==> flow/design.v <==
module iic_word_control
(
        input   wire            i_sysclk        ,
        input   wire            i_sysrst_n      ,
        input   wire    [5:0]   i_cmd           ,
        input   wire    [7:0]   i_tx_data       ,
        input   wire            i_iic_start     ,
        inout   wire            iic_sda         ,
        output  reg             o_iic_scl       ,
        output  reg             o_ack           ,
        output  reg     [7:0]   o_rx_data       ,
        output  reg             o_iic_done       
);
parameter       SYS_CLOCK                = 50_000_000; 
parameter       SCL                      = 400_000; 
localparam      SCL_COUNTER              = SYS_CLOCK / SCL / 4 - 1; 
localparam      IDLE                     = 7'b0000001,    
                START                    = 7'b0000010,    
                WRITE                    = 7'b0000100,    
                READ                     = 7'b0001000,    
                CHECK_SLAVE_ACK          = 7'b0010000,    
                MASTER_GENERATE_ACK      = 7'b0100000,    
                STOP                     = 7'b1000000;    
localparam      WR                       = 6'b000001,     
                STA                      = 6'b000010,     
                RD                       = 6'b000100,     
                STO                      = 6'b001000,    
                ACK                      = 6'b010000,     
                NACK                     = 6'b100000;     
reg             o_iic_sda       ; 
reg             iic_sda_oe      ; 
reg     [19:0]  scl_counter     ; 
reg             en_scl_counter  ; 
reg     [4:0]   state_counter   ; 
reg     [7:0]   state           ; 
wire            scl_plus        ; 
always @(posedge i_sysclk or negedge i_sysrst_n)
        begin
                if (!i_sysrst_n)
                        scl_counter <= 20'd0;
                else if (en_scl_counter)
                        begin
                                if (scl_counter < SCL_COUNTER)
                                        scl_counter <= scl_counter + 1;
                                else
                                        scl_counter <= 20'd0;
                        end
        end
assign  scl_plus = scl_counter == SCL_COUNTER;   
assign  iic_sda = !o_iic_sda && iic_sda_oe ? 1'b0 : 1'bz;
always @(posedge i_sysclk or negedge i_sysrst_n)
        if(!i_sysrst_n)  
                begin
                        o_rx_data <= 0;
                        iic_sda_oe <= 1'd0;
                        en_scl_counter <= 1'b1;
                        o_iic_sda <= 1'd1;
                        o_iic_done <= 1'b0;
                        o_ack <= 1'd0;
                        state <= IDLE;
                        state_counter <= 5'd0;
                end
        else
                begin
                        case (state)
                                IDLE:    
                                        begin
                                                o_iic_done <= 1'b0;
                                                iic_sda_oe <= 1'd1;
                                                if (i_iic_start)         
                                                        begin
                                                                en_scl_counter <= 1'b1;  
                                                                if(i_cmd & STA)  
                                                                        state <= START;
                                                                else if(i_cmd & WR)  
                                                                        state <= WRITE;
                                                                else if(i_cmd & RD)  
                                                                        state <= READ;
                                                                else     
                                                                        state <= IDLE;
                                                        end
                                                else             
                                                        begin
                                                                en_scl_counter <= 1'b0;  
                                                                state <= IDLE;   
                                                        end
                                        end
                                START:   
                                        begin
                                                if(scl_plus)     
                                                        begin
                                                                if(state_counter == 3)
                                                                        state_counter <= 0;
                                                                else
                                                                        state_counter <= state_counter + 1'b1;
                                                                case(state_counter)
                                                                        0:
                                                                                begin
                                                                                        o_iic_sda <= 1;
                                                                                        iic_sda_oe <= 1;
                                                                                end
                                                                        1:
                                                                                begin
                                                                                        o_iic_scl <= 1;
                                                                                end
                                                                        2:
                                                                                begin
                                                                                        o_iic_sda <= 0;
                                                                                        o_iic_scl <= 1;
                                                                                end
                                                                        3:
                                                                                begin
                                                                                        o_iic_scl <= 0;
                                                                                end
                                                                        default:
                                                                                begin
                                                                                        o_iic_sda <= 1;
                                                                                        o_iic_scl <= 1;
                                                                                end
                                                                endcase
                                                                if(state_counter == 3)
                                                                        begin
                                                                                if(i_cmd & WR)
                                                                                        state <= WRITE;
                                                                                else if(i_cmd & RD)
                                                                                        state <= READ;
                                                                                else
                                                                                        state <= START;
                                                                        end
                                                        end
                                        end
                                WRITE:   
                                        begin
                                                if(scl_plus)
                                                        begin
                                                                if(state_counter == 31)
                                                                        state_counter <= 0;
                                                                else
                                                                        state_counter <= state_counter + 1'b1;
                                                                case(state_counter)
                                                                        0,4,8,12,16,20,24,28:    
                                                                                                begin
                                                                                                        o_iic_sda <= i_tx_data[7-state_counter[4:2]];
                                                                                                        iic_sda_oe <= 1'd1;
                                                                                                end
                                                                        1,5,9,13,17,21,25,29:    
                                                                                                begin
                                                                                                        o_iic_scl <= 1;
                                                                                                end
                                                                        2,6,10,14,18,22,26,30:   
                                                                                                begin
                                                                                                        o_iic_scl <= 1;
                                                                                                end
                                                                        3,7,11,15,19,23,27,31:   
                                                                                                begin
                                                                                                        o_iic_scl <= 0;
                                                                                                end
                                                                                        default:
                                                                                                begin
                                                                                                        o_iic_sda <= 1;
                                                                                                        o_iic_scl <= 1;
                                                                                                end                                                                                        
                                                                endcase
                                                                if(state_counter == 31)
                                                                        begin
                                                                                state <= CHECK_SLAVE_ACK;
                                                                        end
                                                                else
                                                                        begin
                                                                                state <= WRITE;
                                                                        end
                                                        end
                                        end
                                READ:
                                        begin
                                                if(scl_plus)
                                                        begin
                                                                if(state_counter == 31)
                                                                        state_counter <= 0;
                                                                else
                                                                        state_counter <= state_counter + 1'b1;
                                                                case(state_counter)
                                                                        0,4,8,12,16,20,24,28:    
                                                                                                begin
                                                                                                        o_iic_scl <= 0;
                                                                                                        iic_sda_oe <= 1'd0;
                                                                                                end
                                                                        1,5,9,13,17,21,25,29:    
                                                                                                begin
                                                                                                        o_iic_scl <= 1;
                                                                                                end
                                                                        2,6,10,14,18,22,26,30:   
                                                                                                begin
                                                                                                        o_rx_data <= {o_rx_data[6:0], iic_sda};  
                                                                                                        o_iic_scl <= 1;
                                                                                                end
                                                                        3,7,11,15,19,23,27,31:   
                                                                                                begin
                                                                                                        o_iic_scl <= 0;
                                                                                                end
                                                                                        default:
                                                                                                begin
                                                                                                        o_iic_sda <= 1;
                                                                                                        o_iic_scl <= 1;
                                                                                                end
                                                                endcase
                                                                if(state_counter == 31)
                                                                        begin
                                                                                state <= MASTER_GENERATE_ACK;
                                                                        end
                                                                else
                                                                        begin
                                                                                state <= READ;
                                                                        end
                                                        end                                                
                                        end
                                CHECK_SLAVE_ACK:         
                                        begin
                                                if(scl_plus)
                                                        begin
                                                                if(state_counter == 3)
                                                                        state_counter <= 0;
                                                                else
                                                                        state_counter <= state_counter + 1'b1;
                                                                case(state_counter)
                                                                        0:
                                                                                begin
                                                                                        iic_sda_oe <= 1'd0;
                                                                                        o_iic_scl <= 0;
                                                                                end
                                                                        1:
                                                                                begin
                                                                                        o_iic_scl <= 1;
                                                                                end
                                                                        2:
                                                                                begin
                                                                                        o_ack <= iic_sda;        
                                                                                        o_iic_scl <= 1;
                                                                                end
                                                                        3:
                                                                                begin
                                                                                        o_iic_scl <= 0;
                                                                                end
                                                                        default:
                                                                                begin
                                                                                        o_iic_sda <= 1;
                                                                                        o_iic_scl <= 1;
                                                                                end
                                                                endcase
                                                                if(state_counter == 3)
                                                                        begin
                                                                                if(i_cmd & STO)
                                                                                        begin
                                                                                                state <= STOP;
                                                                                        end
                                                                                else
                                                                                        begin
                                                                                                state <= IDLE;
                                                                                                o_iic_done <= 1;  
                                                                                        end
                                                                        end
                                                        end
                                        end
                                MASTER_GENERATE_ACK:
                                        begin
                                                if(scl_plus)
                                                        begin
                                                                if(state_counter == 3)
                                                                        state_counter <= 0;
                                                                else
                                                                        state_counter <= state_counter + 1'b1;
                                                                case(state_counter)
                                                                        0:
                                                                                begin
                                                                                        iic_sda_oe <= 1'd1;
                                                                                        o_iic_scl <= 0;
                                                                                        if(i_cmd & ACK)
                                                                                                o_iic_sda <= 1'b0;
                                                                                        else if(i_cmd & NACK)
                                                                                                o_iic_sda <= 1'b1;
                                                                                end
                                                                        1:
                                                                                begin
                                                                                        o_iic_scl <= 1;
                                                                                end
                                                                        2:
                                                                                begin
                                                                                        o_iic_scl <= 1;
                                                                                end
                                                                        3:
                                                                                begin
                                                                                        o_iic_scl <= 0;
                                                                                end
                                                                        default:
                                                                                begin
                                                                                        o_iic_sda <= 1;
                                                                                        o_iic_scl <= 1;
                                                                                end
                                                                endcase
                                                                if(state_counter == 3)
                                                                        begin
                                                                                if(i_cmd & STO)
                                                                                        state <= STOP;
                                                                                else
                                                                                        begin
                                                                                                state <= IDLE;
                                                                                                o_iic_done <= 1'b1;
                                                                                        end
                                                                        end
                                                        end
                                        end
                                STOP:
                                        begin
                                                if(scl_plus)
                                                        begin
                                                                if(state_counter == 3)
                                                                        state_counter <= 0;
                                                                else
                                                                        state_counter <= state_counter + 1'b1;
                                                        end
                                                        case(state_counter)
                                                                0:
                                                                        begin
                                                                                o_iic_sda <= 0;
                                                                                iic_sda_oe <= 1;
                                                                        end
                                                                1:
                                                                        begin
                                                                                o_iic_scl <= 1;
                                                                        end
                                                                2:
                                                                        begin
                                                                                o_iic_sda <= 1;
                                                                                o_iic_scl <= 1;
                                                                        end
                                                                3:
                                                                        begin
                                                                                o_iic_scl <= 1;
                                                                        end
                                                                default:
                                                                        begin
                                                                                o_iic_sda <= 1;
                                                                                o_iic_scl <= 1;
                                                                        end
                                                        endcase
                                                        if(state_counter == 3)
                                                                begin
                                                                        o_iic_done <= 1'b1;
                                                                        state <= IDLE;
                                                                end
                                        end
                                default:
                                        begin
                                                state <= IDLE;
                                        end
                        endcase
                end
endmodule
# Tool chain data of iic_word_control
# What the tools print for iic_word_control, step after step.
# Lines are those of the file above, counted from 1.
# Cell names lack the library's common part.
# A cell with -- has no value.
[inputs]
top = "iic_word_control"
clock_port = "i_sysclk"
cell_library = "sky130hd"
corner = "tt_025C_1v80"

# Word-level counts
# Source: Yosys, flattened and elaborated, memories not mapped. Widths are those after wreduce. Registers that Yosys merges into a memory's read port (data or address) are not register bits. Print and check cells do not count. Equal cells are merged and count once.
[op_classes]
shifts = 1
reduce_logical = 28
n_addsub = 3
n_mux = 61
cmp = 1
n_eq = 63
[ops]
columns = ["op", "n"]
rows = [
  ["5-bit equality test (second input constant)", 16],
  ["8-bit 2-to-1 mux", 7],
  ["8-bit parallel mux with 6-bit select", 1],
  ["5-bit by 4-bit equality test with 1-bit output (second input constant)", 8],
  ["16-bit OR reduction", 2],
  ["2-bit inequality test (second input constant)", 15],
  ["1-bit 2-to-1 mux", 28],
  ["5-bit 2-to-1 mux", 5],
  ["8-bit OR reduction", 3],
  ["4-bit 2-to-1 mux", 6],
  ["20-bit by 1-bit adder with 20-bit output (second input constant)", 1],
  ["20-bit by 5-bit less-than comparator with 1-bit output (second input constant)", 1],
  ["20-bit by 5-bit equality test with 1-bit output (second input constant)", 1],
  ["5-bit by 3-bit equality test with 1-bit output (second input constant)", 4],
  ["20-bit 2-to-1 mux", 1],
  ["2-bit by 1-bit inequality test with 1-bit output (second input constant)", 7],
  ["1-bit parallel mux with 2-bit select", 6],
  ["11-bit AND reduction", 1],
  ["2-bit OR reduction", 5],
  ["5-bit by 2-bit equality test with 1-bit output (second input constant)", 2],
  ["5-bit parallel mux with 2-bit select", 1],
  ["1-bit parallel mux with 5-bit select", 2],
  ["3-bit AND reduction", 3],
  ["9-bit AND reduction", 1],
  ["4-bit OR reduction", 2],
  ["8-bit by 1-bit equality test with 1-bit output (second input constant)", 1],
  ["8-bit by 2-bit equality test with 1-bit output (second input constant)", 1],
  ["8-bit by 3-bit equality test with 1-bit output (second input constant)", 1],
]
# Other operator kinds: 25; their cells: 25.
[word_totals]
inputBits = 17
output_inout_bits = 12
regBits = 47
wordCells = 167

# Longest topological paths
# Yosys ltp: most cells in a row. Word level: on the elaborated netlist, between registers, memories and ports. Mapped: between sequential cells and ports; inverters and the memories' decode and read muxes count.
[logic_depth]
word_depth = 5
ABC_AREA = 0
depth_mapped = 7
mapped_depth_nobuf = 6

# Mapped cells and area
# Source: synth_stat.txt of the flow (Yosys; design flattened, memories mapped). It holds for the ABC_AREA given above (unset counts as 0); a run with the other value may have another netlist.
[mapped]
ffs = 35
mapped_area_um2 = 1991.9
seq_area_um2 = 883.3
buffers = 14
stdcells = 210
[types]
columns = ["cell", "n", "area_total_um2"]
rows = [
  ["dfrtp_1", 32, 800.768],
  ["nor2_1", 25, 93.84],
  ["ha_1", 7, 87.584],
  ["buf_4", 10, 75.072],
  ["nand2_1", 17, 63.811],
  ["dfstp_2", 2, 52.55],
  ["o31ai_1", 7, 52.55],
  ["a21oi_1", 9, 45.043],
  ["mux2i_1", 4, 40.038],
  ["nand3_1", 8, 40.038],
  ["nor4_1", 6, 37.536],
  ["nor3_1", 7, 35.034],
  ["o41ai_1", 4, 35.034],
  ["xnor2_1", 4, 35.034],
  ["a32o_1", 3, 30.029],
  ["edfxtp_1", 1, 30.029],
  ["inv_1", 8, 30.029],
  ["o21ai_0", 6, 30.029],
]
# Not listed: further types 28, cells in them 50.

# Timing after synthesis
# Path of least setup slack by OpenSTA after synthesis, without wires, with an ideal clock, recovery checks aside; 20% of the period is set as input and as output delay. Where synthesis merged equal registers, the netlist keeps one of their names.
[synth_timing]
path_kind = "flip-flop to flip-flop"
start = "reg scl_counter[5]"
end = "reg o_iic_scl"
setup_slack_ns = 0.636
launch_ns = 0.000
setup_ns = 0.331
arrival_ns = 2.093
path_buffers = 0
path_delay_ns = 2.424
period_ns = 3.06
stages = 5
period_less_setup_slack_ns = 2.424
# "path_delay_ns" is the arrival time less input delay plus setup time.
# "stages" counts driving pins, that of a launching flip-flop among them; a cell with two outputs on the path counts twice.
# "period_less_setup_slack_ns" = period - worst setup slack (recovery checks aside). The figure is calculated, with input and output delays left at 20% of the set period.
# Between the ends stands the longest chain of elaborated cells between them, by number of cells; it is not shown to be the way that was timed. Of several equally long chains one is given.
# Each line given opens the expression or statement behind the cell; cells for indexed reads and writes are added by Yosys, which also makes memories of some case tables.
# A register here has more assigning lines than the two given.
# The path ends at the enable pin of a flip-flop; only ways to that pin are counted.
[synth_between]
cell_sequence = "dfrtp_1 or4_1 or4_4 or2_2 a2111oi_2"
elab_chain_len = 3
cone_cells = 6
cone_lines = 1
[synth_rtl]
columns = ["element", "line_no", "text"]
rows = [
  ["start, declared", 32, "reg     [19:0]  scl_counter     ;"],
  ["start, assigned", 40, "scl_counter <= 20'd0;"],
  ["start, assigned", 44, "scl_counter <= scl_counter + 1;"],
  ["20-bit by 5-bit equality test with 1-bit output", 49, "assign  scl_plus = scl_counter == SCL_COUNTER;"],
  ["2-bit by 1-bit inequality test with 1-bit output", "--", ""],
  ["9-bit AND reduction", "--", ""],
  ["end, assigned", 104, "o_iic_scl <= 1;"],
  ["end, assigned", 109, "o_iic_scl <= 1;"],
  ["end, declared", 9, "output  reg             o_iic_scl       ,"],
]

# Path in the finished layout
# Path of least setup slack in the final report of entry A (OpenROAD, finished layout, wires in). Where an end is a register, its clock arrival counts in the times.
[layout_timing]
path_kind = "flip-flop to flip-flop"
start = "reg scl_counter[5]"
end = "reg o_iic_scl"
path_buffers = 0
period_ns = 3.68
stages = 5
arrival_ns = 2.60
launch_ns = 0.34
setup_slack_ns = 1.10
setup_ns = 0.31
# Between the ends stands the longest chain of elaborated cells between them, by number of cells; it is not shown to be the way that was timed. Of several equally long chains one is given.
# A register here has more assigning lines than the two given.
# The path ends at the enable pin of a flip-flop; only ways to that pin are counted.
[layout_between]
cell_sequence = "dfrtp_1 or4_1 or4_4 or2_2 a2111oi_2"
elab_chain_len = 3
cone_cells = 6
cone_lines = 1
[layout_rtl]
columns = ["element", "line_no", "text"]
rows = [
  ["start, declared", 32, "reg     [19:0]  scl_counter     ;"],
  ["start, assigned", 40, "scl_counter <= 20'd0;"],
  ["start, assigned", 44, "scl_counter <= scl_counter + 1;"],
  ["20-bit by 5-bit equality test with 1-bit output", 49, "assign  scl_plus = scl_counter == SCL_COUNTER;"],
  ["2-bit by 1-bit inequality test with 1-bit output", "--", ""],
  ["9-bit AND reduction", "--", ""],
  ["end, assigned", 104, "o_iic_scl <= 1;"],
  ["end, assigned", 109, "o_iic_scl <= 1;"],
  ["end, declared", 9, "output  reg             o_iic_scl       ,"],
]

# Measured results for iic_word_control: 2 stored runs of the Yosys and OpenROAD flow on sky130hd. The settings differ; the order carries no meaning. The constraints put input and output delay at 20% of the set period each and load the outputs with 0.01 pF.
# "achieved_period_ns" means the clock period less the worst setup slack. The figure is calculated, with input and output delays left at 20% of the set period.
# "critical_path_time_ns" means the part of the period allowed to the worst setup path (the constraints hold back 20% at inputs and 20% at outputs) less its slack; where the path has registers, the arrival times of their clocks count too.
# "design_power_w" rests on the timing tool's default activity at the inputs, not on a simulated workload.

[[run]]
name = "entry A"
[run.settings]
period_ns = 3.68
CORE_UTILIZATION = 66
PLACE_DENSITY_LB_ADDON = 0.16
GPL_TIMING_DRIVEN = 0
CAP_MARGIN = 30
CORE_MARGIN = 2
SLEW_MARGIN = 20
[run.results]
layout_utilization_frac = 0.79
yosys_chip_area_um2 = 1991.9
design_die_area_um2 = 3473.3
achieved_period_ns = 2.577
final_stdcell_area_um2 = 2217.1
final_setup_ws_ns = 1.103
design_power_w = 0.001036
final_setup_tns_ns = 0.000
critical_path_time_ns = 2.58
critical_path_type = "flip-flop to flip-flop"

[[run]]
name = "entry B"
[run.settings]
period_ns = 2.95
CORE_UTILIZATION = 25
SETUP_SLACK_MARGIN = -0.15
CORE_ASPECT_RATIO = 0.52
CORE_MARGIN = 8
CELL_PAD_IN_SITES_GLOBAL_PLACEMENT = 0
TNS_END_PERCENT = 50
ABC_AREA = 0
GPL_ROUTABILITY_DRIVEN = 1
CAP_MARGIN = 20
SLEW_MARGIN = 20
[run.results]
achieved_period_ns = 2.554
final_setup_ws_ns = 0.396
critical_path_time_ns = 2.55
critical_path_type = "flip-flop to flip-flop"
design_power_w = 0.001493
final_setup_tns_ns = 0.000
yosys_chip_area_um2 = 1991.9
final_stdcell_area_um2 = 2326.0
layout_utilization_frac = 0.302
design_die_area_um2 = 11233.8

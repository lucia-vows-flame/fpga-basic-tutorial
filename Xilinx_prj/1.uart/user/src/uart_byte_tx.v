==> flow/design.v <==
module uart_byte_tx_led
(
        input   wire            i_sysclk        ,
        input   wire            i_rst_n         ,
        input   wire    [7:0]   i_data          ,
        input   wire            i_en_uart_tx    ,
        output  reg             o_uart_tx       ,
        output  reg             o_uart_tx_done
);
parameter               BAUD              = 9600;                        
parameter               CLOCK_FERQ        = 50_000_000;                  
parameter               BAUD_COUNTER_MAX  = CLOCK_FERQ/BAUD - 1;         
parameter               STATE_COUNTER_MAX = 9;                           
reg      [29:0]         r_baud_counter  ;    
reg                     en_baud_counter ;    
reg      [3:0]          r_state_counter ;    
reg      [7:0]          r_data          ;    
wire                    w_uart_tx       ;    
always @(posedge i_sysclk or negedge i_rst_n)
        begin
                if (~i_rst_n)
                        begin
                                r_baud_counter  <= 0;
                        end
                else if(en_baud_counter == 1'b1)         
                        begin
                                if (r_baud_counter == BAUD_COUNTER_MAX)  
                                        r_baud_counter <= 0;
                                else
                                        r_baud_counter <= r_baud_counter + 1;
                        end
                else     
                        begin
                                r_baud_counter <= 0;
                        end
        end
always @(posedge i_sysclk or negedge i_rst_n)
        begin
                if (~i_rst_n)
                        begin
                                r_state_counter <= 4'b0;
                        end
                else if (r_baud_counter == BAUD_COUNTER_MAX)         
                        begin
                                if (r_state_counter == STATE_COUNTER_MAX)         
                                        r_state_counter <= 0;
                                else
                                        r_state_counter <= r_state_counter + 1;
                        end
                else     
                        begin
                                r_state_counter <= r_state_counter;
                        end
        end
always @(posedge i_sysclk or negedge i_rst_n)
        begin
                if (~i_rst_n)
                        begin
                                r_data <= 8'b0;
                        end
                else if (i_en_uart_tx)         
                        begin
                                r_data <= i_data;
                        end
                else
                        begin
                                r_data <= r_data;
                        end
        end
always @(posedge i_sysclk or negedge i_rst_n)
        begin
                if (~i_rst_n)     
                        begin
                                o_uart_tx <= 1'd1;
                        end
                else if (en_baud_counter == 0)
                        begin
                                o_uart_tx <= 1'd1;               
                        end
                else
                        begin
                                case (r_state_counter)
                                        4'd0:
                                                begin
                                                        o_uart_tx <= 1'd0;               
                                                end
                                        4'd1:
                                                begin
                                                        o_uart_tx <= r_data[0];          
                                                end
                                        4'd2:
                                                begin
                                                        o_uart_tx <= r_data[1];          
                                                end
                                        4'd3:
                                                begin
                                                        o_uart_tx <= r_data[2];          
                                                end
                                        4'd4:
                                                begin
                                                        o_uart_tx <= r_data[3];          
                                                end
                                        4'd5:
                                                begin
                                                        o_uart_tx <= r_data[4];          
                                                end
                                        4'd6:
                                                begin
                                                        o_uart_tx <= r_data[5];          
                                                end
                                        4'd7:
                                                begin
                                                        o_uart_tx <= r_data[6];          
                                                end
                                        4'd8:
                                                begin
                                                        o_uart_tx <= r_data[7];          
                                                end
                                        4'd9:
                                                begin
                                                        o_uart_tx <= 1'd1;               
                                                end
                                        default:
                                                begin
                                                        o_uart_tx <= o_uart_tx;          
                                                end
                                endcase
                        end
        end
assign w_uart_tx_done = (r_state_counter == STATE_COUNTER_MAX) && (r_baud_counter == BAUD_COUNTER_MAX);
always @(posedge i_sysclk)       
        o_uart_tx_done <= w_uart_tx_done;
always @(posedge i_sysclk or negedge i_rst_n)
        begin
                if (~i_rst_n)
                        begin
                                en_baud_counter <= 1'b0;
                        end
                else if (i_en_uart_tx)         
                        begin
                                en_baud_counter <= 1'b1;
                        end
                else if (w_uart_tx_done)         
                        begin
                                en_baud_counter <= 1'b0;
                        end
                else
                        begin
                                en_baud_counter <= en_baud_counter;
                        end
        end
endmodule       
Step by step through the tools: uart_byte_tx_led
The steps from the RTL of uart_byte_tx_led to its reports follow in flow order. Line numbers count from 1 in the design file above. Library cell names are shortened. Not given: -

Top: uart_byte_tx_led. Clock: i_sysclk. Standard-cell library: sky130hd. Corner: tt_025C_1v80.

Elaborated design
Yosys after proc, flatten, opt, wreduce and memory -nomap, before mapping. Memory bits, and registers merged into a memory's read port (data or address), are not among the register bits. Print and check cells are not counted. Equal cells are merged and count once.

Reductions and logical operators: 3. Under muxes and demuxes stands 7. For $add $sub $neg the number is 2. The figure for eq/ne operators is 11.

Operator list (number): 30-bit two-way mux (2); 30-bit by 1-bit adder with 30-bit output with constant B (1); 30-bit by 13-bit equality test with 1-bit output with constant B (1); 4-bit by 3-bit equality test with 1-bit output with constant B (4); 11-bit by 1-bit inequality test with 1-bit output with constant B (1); 1-bit case mux with 10-bit select (1); 4-bit by 2-bit equality test with 1-bit output with constant B (2); 4-bit equality test with constant B (2); 4-bit by 1-bit adder with 4-bit output with constant B (1); 4-bit by 1-bit equality test with 1-bit output with constant B (1); 4-bit logical NOT (1); 4-bit two-way mux (1); 1-bit two-way mux (3); 2-bit nonzero test (1); 1-bit logical AND (1).

The figure for word-level cells is 29. Under bits of input ports stands 11. For bits in registers the number is 45. Output and inout bits: 2.

Logic depth
Longest topological path by Yosys (ltp), each cell counted once; first at word level (registers and memories cut), then after technology mapping (sequential cells cut; the memories' decode and read muxes count).

The figure for depth in word-level cells is 4. Under ABC_AREA stands 0. Under mapped depth stands 7. Under depth with buffers taken out stands 5.

Synthesis result
The flow's flattened synthesis, as Yosys stat reports it; memories are mapped. The netlist is that of the ABC_AREA named above (0 if unset); the other value can give another one.

Cells by type (number): dfrtp_1 (43); mux2_2 (8); xnor2_1 (10); or4_1 (11); nor2_1 (19); a21oi_1 (14); o31ai_1 (9); nor4_1 (10); nand3_1 (12); nand4_1 (8); or3_1 (8); o21ai_0 (9); xor2_1 (5); nand2_1 (11); clkbuf_1 (8); and4_1 (3); dfstp_2 (1); inv_1 (7).

Not listed: further types 22, cells in them 34.

Buffers: 12. For flip-flops the number is 45. The entry for synthesis area reads 0.0023035 mm^2. The entry for sequential part of the area reads 0.0011223 mm^2. Mapped cells: 230.

Path before layout
Path of least setup slack by OpenSTA after synthesis, without wires, with an ideal clock, recovery checks aside; 20% of the period is set as input and as output delay. Where synthesis merged equal registers, the netlist keeps one of their names.

Kind: flip-flop to flip-flop. From: register r_baud_counter[3]. To: register r_baud_counter[29]. Under driving pins on the path stands 7. The figure for data required time is 1.826 ns. The figure for setup slack is -0.059 ns. The figure for buffers on the path is 2. Clock period: 1.9 ns. For launch time at the first pin the number is 0.000 ns. The figure for data arrival time is 1.884 ns. The figure for path delay is 1.958 ns. Under period reached after synthesis stands 1.959 ns.

"path delay" = arrival - input delay + setup time. "driving pins on the path": output pins that drive a net of the path, with the launching flip-flop's if there is one; two outputs of one cell count as two. "period reached after synthesis" is the clock period less the worst setup slack; recovery checks do not enter. This is arithmetic on one report: input and output delays are still those of the set period (20% each). The rows between start and end are the longest chain of elaborated cells between them; the timing report does not say that the signal goes this way. Where chains are equally long, one stands for them. A line is the first line of the expression or statement that the cell stems from. Yosys adds cells for indexed reads and writes and turns some case tables into memories. At most two assigning lines are given for a register; there are more.

Cells stage by stage: dfrtp_1 -> buf_2 -> nand4_4 -> or4_1 -> buf_2 -> or4_4 -> a21oi_2. For cells in the longest elaborated chain the number is 3. The entry for elaborated cells between the ends (all ways) reads 4.

Ends and longest elaborated chain, after synthesis: start, declared (RTL line 14) `reg      [29:0]         r_baud_counter  ;`; start, assigned (RTL line 23) `r_baud_counter  <= 0;`; start, assigned (RTL line 30) `r_baud_counter <= r_baud_counter + 1;`; 30-bit by 1-bit adder with 30-bit output (RTL line 30); 30-bit two-way mux (RTL line 27) `if (r_baud_counter == BAUD_COUNTER_MAX)`; 30-bit two-way mux (RTL line 25) `else if(en_baud_counter == 1'b1)`; end, assigned (RTL line 23); end, assigned (RTL line 30); end, declared (RTL line 14).

Worst path after layout
Path of least setup slack in the final report of run 2 (OpenROAD, finished layout, wires in). Where an end is a register, its clock arrival counts in the times.

Kind: flip-flop to flip-flop. From: register r_baud_counter[11]. To: register r_state_counter[1]. Clock period: 1.41 ns. The figure for data required time is 1.65 ns. The figure for buffers on the path is 2. For launch time at the first pin the number is 0.30 ns. Under driving pins on the path stands 7. The figure for setup slack is -0.59 ns. The figure for data arrival time is 2.24 ns.

The rows between start and end are the longest chain of elaborated cells between them; the timing report does not say that the signal goes this way. Where chains are equally long, one stands for them. At most two assigning lines are given for a register; there are more.

Cells stage by stage: dfrtp_1 -> buf_4 -> nor4b_4 -> nand4_1 -> buf_4 -> or4_1 -> nand2_1. For cells in the longest elaborated chain the number is 1. The entry for elaborated cells between the ends (all ways) reads 1.

Ends and longest elaborated chain, post-layout: start, declared (RTL line 14) `reg      [29:0]         r_baud_counter  ;`; start, assigned (RTL line 23) `r_baud_counter  <= 0;`; start, assigned (RTL line 30) `r_baud_counter <= r_baud_counter + 1;`; 30-bit by 13-bit equality test with 1-bit output (RTL line 43) `else if (r_baud_counter == BAUD_COUNTER_MAX)`; end, assigned (RTL line 48) `r_state_counter <= r_state_counter + 1;`; end, assigned (RTL line 52) `r_state_counter <= r_state_counter;`; end, declared (RTL line 16) `reg      [3:0]          r_state_counter ;`.

Subject: uart_byte_tx_led on sky130hd, stored results

Hello all,

Flow measurements of uart_byte_tx_led on sky130hd: 2 stored runs with different settings, listed in no order. Input and output delays are each 20% of the period that was set; the output load is 0.01 pF. "clock period reached" is the run's clock period less its worst setup slack. It is reckoned from that one timing run; input and output delays stay at 20% of the period that was set. "worst setup path time" means the part of the period allowed to the worst setup path (the constraints hold back 20% at inputs and 20% at outputs) less its slack; where the path has registers, the arrival times of their clocks count too. By "total power after layout" is meant OpenSTA's value without simulated activity: inputs other than the clock are taken to toggle once in ten clock periods, and the tool carries that through the logic.

Files of run 1:
==> flow/run.sh <==
#!/bin/bash
# the make line also repeats the synthesis and layout settings of config.mk as NAME=value (left out here)
make -C /OpenROAD-flow-scripts/flow DESIGN_CONFIG=/design/flow/config.mk WORK_HOME=/design/flow/orfs CLKGATE_MAP_FILE= finish
==> flow/config.mk <==
export PLATFORM = sky130hd
export DESIGN_NAME = uart_byte_tx_led
export DESIGN_NICKNAME = uart_byte_tx_led
export VERILOG_FILES = /design/flow/design.v
export SDC_FILE = /design/flow/constraint.sdc
export NUM_CORES = 4
export LEC_CHECK = 0
export CAP_MARGIN = 35
export CELL_PAD_IN_SITES_DETAIL_PLACEMENT = 1
export CELL_PAD_IN_SITES_GLOBAL_PLACEMENT = 2
export CORE_MARGIN = 2
export CORE_UTILIZATION = 72
export CTS_CLUSTER_DIAMETER = 111
export GPL_ROUTABILITY_DRIVEN = 0
export MAX_ROUTING_LAYER = met5
export PLACE_DENSITY_LB_ADDON = 0.15
export SETUP_SLACK_MARGIN = 0.3
export SLEW_MARGIN = 20
export TNS_END_PERCENT = 65
==> flow/constraint.sdc <==
create_clock -name core_clock -period 1.58 [get_ports {i_sysclk}]
set_input_delay 0.3160 -clock core_clock [delete_from_list [all_inputs] [get_ports {i_sysclk}]]
set_output_delay 0.3160 -clock core_clock [all_outputs]
set_load 0.01 [all_outputs]

Outcome of run 1: not finished: placement ended with error FLW-0024.

Files of run 2:
==> flow/run.sh <==
#!/bin/bash
# the make line also repeats the synthesis and layout settings of config.mk as NAME=value (left out here)
make -C /OpenROAD-flow-scripts/flow DESIGN_CONFIG=/design/flow/config.mk WORK_HOME=/design/flow/orfs CLKGATE_MAP_FILE= finish
==> flow/config.mk <==
export PLATFORM = sky130hd
export DESIGN_NAME = uart_byte_tx_led
export DESIGN_NICKNAME = uart_byte_tx_led
export VERILOG_FILES = /design/flow/design.v
export SDC_FILE = /design/flow/constraint.sdc
export NUM_CORES = 4
export LEC_CHECK = 0
export CAP_MARGIN = 30
export CELL_PAD_IN_SITES_GLOBAL_PLACEMENT = 0
export CORE_ASPECT_RATIO = 0.62
export CORE_MARGIN = 5
export CORE_UTILIZATION = 59
export GPL_ROUTABILITY_DRIVEN = 1
export PLACE_DENSITY = 0.55
export SETUP_SLACK_MARGIN = 0.2
export SLEW_MARGIN = 5
export TNS_END_PERCENT = 35
==> flow/constraint.sdc <==
create_clock -name core_clock -period 1.41 [get_ports {i_sysclk}]
set_input_delay 0.2820 -clock core_clock [delete_from_list [all_inputs] [get_ports {i_sysclk}]]
set_output_delay 0.2820 -clock core_clock [all_outputs]
set_load 0.01 [all_outputs]

Results of run 2. The clock period reached stands at 1.999 ns. For the setup TNS the run shows -17.412 ns. The standard-cell area after layout comes to 0.0032869 mm^2. For the post-layout utilization the run shows 0.898. The measured setup slack of the critical path is -0.589 ns. The total power after layout stands at 3,280 µW. For the die footprint the run shows 0.0052898 mm^2. The synthesized cell area reads 0.0023035 mm^2. The worst setup path time comes to 2.00 ns. Worst path kind: flip-flop to flip-flop.

Thanks
